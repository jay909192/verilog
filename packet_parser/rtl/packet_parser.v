==> flow/design.v <==
module packet_parser(
input clk,
input rst,
input data_valid,
input [PACKET_WIDTH - 1:0] packet_data_in,
input start_of_packet,
input end_of_packet,
output reg packet_valid_flag,
output reg [$clog2(MAX_COUNT) - 1 : 0] packet_valid_counter,
output reg packet_error_flag,
output reg [$clog2(MAX_COUNT) - 1 : 0] packet_error_counter
);
parameter PACKET_WIDTH = 32;
parameter MAX_COUNT = 4'b1111;
parameter NUMBER_OF_WORD = 5;
parameter MAX_NUMBER_OF_WORD = 3'b111;
reg [2:0] packet_word_count;
reg start_flag; 
always @(posedge clk or negedge rst)
begin 
   if(rst == 1'b0)
   begin
      start_flag <= 1'b0;
      packet_word_count <=  3'b0;
   end
   else 
   begin
      if(start_of_packet == 1'b1 && data_valid == 1'b1)
      begin
         start_flag <= 1'b1;
         packet_word_count <= 3'b1;
      end
      else if(end_of_packet == 1'b1 && data_valid == 1'b1) 
      begin 
          start_flag <= 1'b0;
          packet_word_count <= 3'b0;
      end
      else if (packet_word_count == MAX_NUMBER_OF_WORD)
      begin 
         packet_word_count <= MAX_NUMBER_OF_WORD;
      end 
      else if((packet_word_count >= NUMBER_OF_WORD - 1) && data_valid  == 1'b1)
      begin
          packet_word_count <=  packet_word_count + 1;
      end 
      else if(start_flag == 1'b1 && data_valid  == 1'b1)
      begin
          packet_word_count <= packet_word_count + 1;
      end
   end   
end 
always @(posedge clk or negedge rst)
begin 
   if(rst == 1'b0)
   begin
      packet_valid_flag <= 1'b0;
      packet_valid_counter <= 4'b0;
   end
   else 
   begin
      if(((end_of_packet == 1'b1 && packet_word_count == NUMBER_OF_WORD - 1 ) && data_valid == 1'b1) &&  packet_valid_counter <  MAX_COUNT)
      begin
         packet_valid_flag <= 1'b1;
         packet_valid_counter <=  packet_valid_counter + 1'b1 ;
      end 
      else if(((end_of_packet == 1'b1 && packet_word_count == NUMBER_OF_WORD - 1) && data_valid == 1'b1) &&  packet_valid_counter >= MAX_COUNT)
      begin
         packet_valid_flag <= 1'b1;
         packet_valid_counter <= MAX_COUNT;
      end 
      else 
      begin 
          packet_valid_flag <= 1'b0;
      end
   end   
end 
always @(posedge clk or negedge rst)
begin 
   if(rst == 1'b0)
   begin
      packet_error_flag <= 1'b0;
      packet_error_counter <= 4'b0;
   end
   else 
   begin
      if(((end_of_packet == 1'b1 && packet_word_count != NUMBER_OF_WORD - 1 ) && data_valid  == 1'b1) &&  packet_error_counter <  MAX_COUNT)
      begin
         packet_error_flag <= 1'b1;
         packet_error_counter <=  packet_error_counter + 1'b1 ;
      end 
      else if(((end_of_packet == 1'b1 && packet_word_count != NUMBER_OF_WORD - 1) && data_valid  == 1'b1) &&  packet_error_counter >=  MAX_COUNT)
      begin
         packet_error_flag <= 1'b1;
         packet_error_counter <=  MAX_COUNT;
      end 
      else 
      begin 
          packet_error_flag <= 1'b0;
      end
   end   
end 
endmodule 
# Step by step through the tools: packet_parser
# Tool output for the design above, in the order of the flow.
# Lines are those of the file above, counted from 1.
# Cell names lack the library's common part.
# A cell with -- has no value.
[design]
design = "packet_parser"
clk_port = "clk"
cell_library = "sky130hd"
corner = "tt_025C_1v80"

# Elaborated design
# Source: Yosys, flattened and elaborated, memories not mapped. Widths are those after wreduce. Registers that Yosys merges into a memory's read port (data or address) are not register bits. Print and check cells do not count. Equal cells are merged and count once.
[bits]
regBits = 14
input_bits = 37
out_inout_bits = 10
[op_classes]
add_sub_neg = 3
n_cmp = 5
n_eq = 3
muxes = 15
reduce_logical = 16
[ops]
columns = ["cell", "count"]
rows = [
  ["4-bit 2-to-1 mux", 4],
  ["3-bit 2-to-1 mux", 5],
  ["1-bit logical AND", 12],
  ["4-bit by 1-bit adder with 4-bit output with constant B", 2],
  ["4-bit >= comparator with constant B", 2],
  ["4-bit less-than comparator with constant B", 2],
  ["2-bit nonzero test", 3],
  ["3-bit equality test with constant B", 2],
  ["1-bit 2-to-1 mux", 6],
  ["5-bit nonzero test", 1],
  ["3-bit by 1-bit adder with 3-bit output with constant B", 1],
  ["3-bit >= comparator with constant B", 1],
  ["3-bit inequality test with constant B", 1],
]

# Depth
# Yosys ltp: most cells in a row. Word level: on the elaborated netlist, between registers, memories and ports. Mapped: between sequential cells and ports; inverters and the memories' decode and read muxes count.
[depth]
depth_word = 6
ABC_AREA = 0
mapped_depth = 6
ltp_nobuf = 5

# Mapped cells and area
# Yosys stat after the flow's synthesis: flattened, memories mapped to cells. It holds for the ABC_AREA given above (unset counts as 0); a run with the other value may have another netlist.
# The area totals of this step are shown rounded.
[synth_totals]
stdcells = 64
mapped_area_um2 = 720
seq_area_um2 = 350
ff_cells = 14
buf_cells = 2
[by_type]
columns = ["cell", "count", "type_area_um2"]
rows = [
  ["dfrtp_1", 14, 350.336],
  ["ha_1", 4, 50.048],
  ["a31oi_1", 5, 31.28],
  ["a21oi_1", 6, 30.029],
  ["nand4_4", 1, 21.27],
  ["nor2_1", 5, 18.768],
  ["mux2_4", 1, 15.014],
  ["nor2b_1", 2, 12.512],
  ["nor4_2", 1, 12.512],
  ["buf_6", 1, 11.261],
  ["inv_1", 3, 11.261],
  ["mux2_1", 1, 11.261],
  ["mux2_2", 1, 11.261],
  ["nand2_1", 3, 11.261],
  ["a22o_2", 1, 10.01],
  ["nand3_1", 2, 10.01],
  ["a21oi_2", 1, 8.758],
  ["a2bb2oi_1", 1, 8.758],
]
# Not listed: further types 11, cells in them 11.

# Path before layout
# OpenSTA on the mapped netlist: ideal clock, no wires. The path of least setup slack (recovery checks aside). Input and output delay are each 20% of the period. Register names are those of the netlist, which keeps one name where synthesis merged equal registers.
[synth_timing]
path_kind = "reg-to-reg"
from = "reg packet_word_count[0]"
to = "reg packet_valid_counter[3]"
tclk_ns = 2.5
arrival_time_ns = 1.333
required_ns = 2.375
path_slack_ns = 1.042
path_delay_ns = 1.458
stages = 7
path_buffers = 1
synth_period_reached_ns = 1.458
# "path_delay_ns" is the arrival time less input delay plus setup time.
# "stages" counts driving pins, that of a launching flip-flop among them; a cell with two outputs on the path counts twice.
# "synth_period_reached_ns" is the clock period less the worst setup slack; recovery checks do not enter. This is arithmetic on one report: input and output delays are still those of the set period (20% each).
# The rows between start and end are the longest chain of elaborated cells between them; the timing report does not say that the signal goes this way. Where chains are equally long, one stands for them.
# Each line given opens the expression or statement behind the cell; cells for indexed reads and writes are added by Yosys, which also makes memories of some case tables.
# At most two assigning lines are given for a register; there are more.
[synth_between]
cell_sequence = "dfrtp_1 -> inv_1 -> ha_1 -> and4_1 -> buf_6 -> nand4_4 -> mux2_4"
elab_chain_cells = 6
cells_between = 8
cone_classes = "eq/ne (1); mux (2); reduce/logical (5)"
[synth_lines]
columns = ["item", "line_no", "source"]
rows = [
  ["from (decl)", 17, "reg [2:0] packet_word_count;"],
  ["from (assign)", 44, "packet_word_count <=  packet_word_count + 1;"],
  ["from (assign)", 48, "packet_word_count <= packet_word_count + 1;"],
  ["3-bit equality test", 66, "else if(((end_of_packet == 1'b1 && packet_word_count == NUMBER_OF_WORD - 1) && data_valid == 1'b1) &&  packet_ ..."],
  ["1-bit logical AND (3 in a row)", 66, ""],
  ["4-bit 2-to-1 mux", 66, ""],
  ["4-bit 2-to-1 mux", 61, "if(((end_of_packet == 1'b1 && packet_word_count == NUMBER_OF_WORD - 1 ) && data_valid == 1'b1) &&  packet_vali ..."],
  ["to (assign)", 57, "packet_valid_counter <= 4'b0;"],
  ["to (assign)", 64, "packet_valid_counter <=  packet_valid_counter + 1'b1 ;"],
  ["to (decl)", 9, "output reg [$clog2(MAX_COUNT) - 1 : 0] packet_valid_counter,"],
]

# Path in the finished layout
# Path of least setup slack in the final report of run A (OpenROAD, finished layout, wires in). Where an end is a register, its clock arrival counts in the times.
[layout_timing]
path_kind = "reg-to-reg"
from = "reg packet_word_count[0]"
to = "reg packet_word_count[0]"
tclk_ns = 1.06
arrival_time_ns = 1.44
required_ns = 1.19
path_slack_ns = -0.25
stages = 6
path_buffers = 1
# The rows between start and end are the longest chain of elaborated cells between them; the timing report does not say that the signal goes this way. Where chains are equally long, one stands for them.
# At most two assigning lines are given for a register; there are more.
[layout_between]
cell_sequence = "dfrtp_1 -> buf_4 -> ha_4 -> a21oi_4 -> nor2_2 -> mux2_4"
elab_chain_cells = 6
cells_between = 10
cone_classes = "add/sub (1); compare (1); eq/ne (1); mux (5); reduce/logical (2)"
[layout_lines]
columns = ["item", "line_no", "source"]
rows = [
  ["from (decl)", 17, "reg [2:0] packet_word_count;"],
  ["from (assign)", 44, "packet_word_count <=  packet_word_count + 1;"],
  ["from (assign)", 48, "packet_word_count <= packet_word_count + 1;"],
  ["3-bit by 1-bit adder with 3-bit output", 48, ""],
  ["3-bit 2-to-1 mux", 46, "else if(start_flag == 1'b1 && data_valid  == 1'b1)"],
  ["3-bit 2-to-1 mux", 42, "else if((packet_word_count >= NUMBER_OF_WORD - 1) && data_valid  == 1'b1)"],
  ["3-bit 2-to-1 mux", 38, "else if (packet_word_count == MAX_NUMBER_OF_WORD)"],
  ["3-bit 2-to-1 mux", 33, "else if(end_of_packet == 1'b1 && data_valid == 1'b1)"],
  ["3-bit 2-to-1 mux", 28, "if(start_of_packet == 1'b1 && data_valid == 1'b1)"],
  ["to (assign)", 44, ""],
  ["to (assign)", 48, ""],
  ["to (decl)", 17, ""],
]

# packet_parser through Yosys and OpenROAD on sky130hd: 2 stored runs, unordered, with their settings and measured results. The constraints put input and output delay at 20% of the set period each and load the outputs with 0.01 pF.
# By "timing.achieved_period_ns" is meant the clock period of the run minus its worst setup slack. This is arithmetic on one report: input and output delays are still those of the set period (20% each).
# "critical_path_time_ns" means the part of the period allowed to the worst setup path (the constraints hold back 20% at inputs and 20% at outputs) less its slack; where the path has registers, the arrival times of their clocks count too.
# By "totalPower_mw" is meant OpenSTA's value without simulated activity: inputs other than the clock are taken to toggle once in ten clock periods, and the tool carries that through the logic.
# Results are given in rounded form.

[[run]]
name = "run A"
[run.settings]
period_ns = 1.06
CORE_UTILIZATION = 30
SETUP_SLACK_MARGIN = 0.25
PLACE_DENSITY = 0.46
CORE_ASPECT_RATIO = 1.91
CELL_PAD_IN_SITES_GLOBAL_PLACEMENT = 0
TNS_END_PERCENT = 20
CTS_CLUSTER_SIZE = 93
CTS_CLUSTER_DIAMETER = 388
CAP_MARGIN = 20
CORE_MARGIN = 2
SLEW_MARGIN = 20
[run.results]
synth_chip_area_um2 = 720
layout_stdcell_area_um2 = 1200
die_footprint_um2 = 2800
critical_path_time_ns = 1.31
timing.worst_path_kind = "reg-to-reg"
totalPower_mw = 2.7
timing.achieved_period_ns = 1.311
timing.setup.tns_ns = -1.9
timing.setup.ws_ns = -0.25
fin_util_pct = 53

[[run]]
name = "run B"
[run.settings]
period_ns = 1.77
CORE_UTILIZATION = 56
SETUP_SLACK_MARGIN = 0.32
PLACE_DENSITY = 0.56
CORE_MARGIN = 9
GPL_TIMING_DRIVEN = 0
GPL_ROUTABILITY_DRIVEN = 0
CTS_CLUSTER_DIAMETER = 64
SLEW_MARGIN = 20
MIN_ROUTING_LAYER = "met1"
CAP_MARGIN = 20
[run.results]
fin_util_pct = 84
timing.setup.ws_ns = 0.34
timing.setup.tns_ns = 0.000
timing.achieved_period_ns = 1.435
die_footprint_um2 = 2900
totalPower_mw = 1.2
layout_stdcell_area_um2 = 970
critical_path_time_ns = 1.43
timing.worst_path_kind = "reg-to-reg"
synth_chip_area_um2 = 720
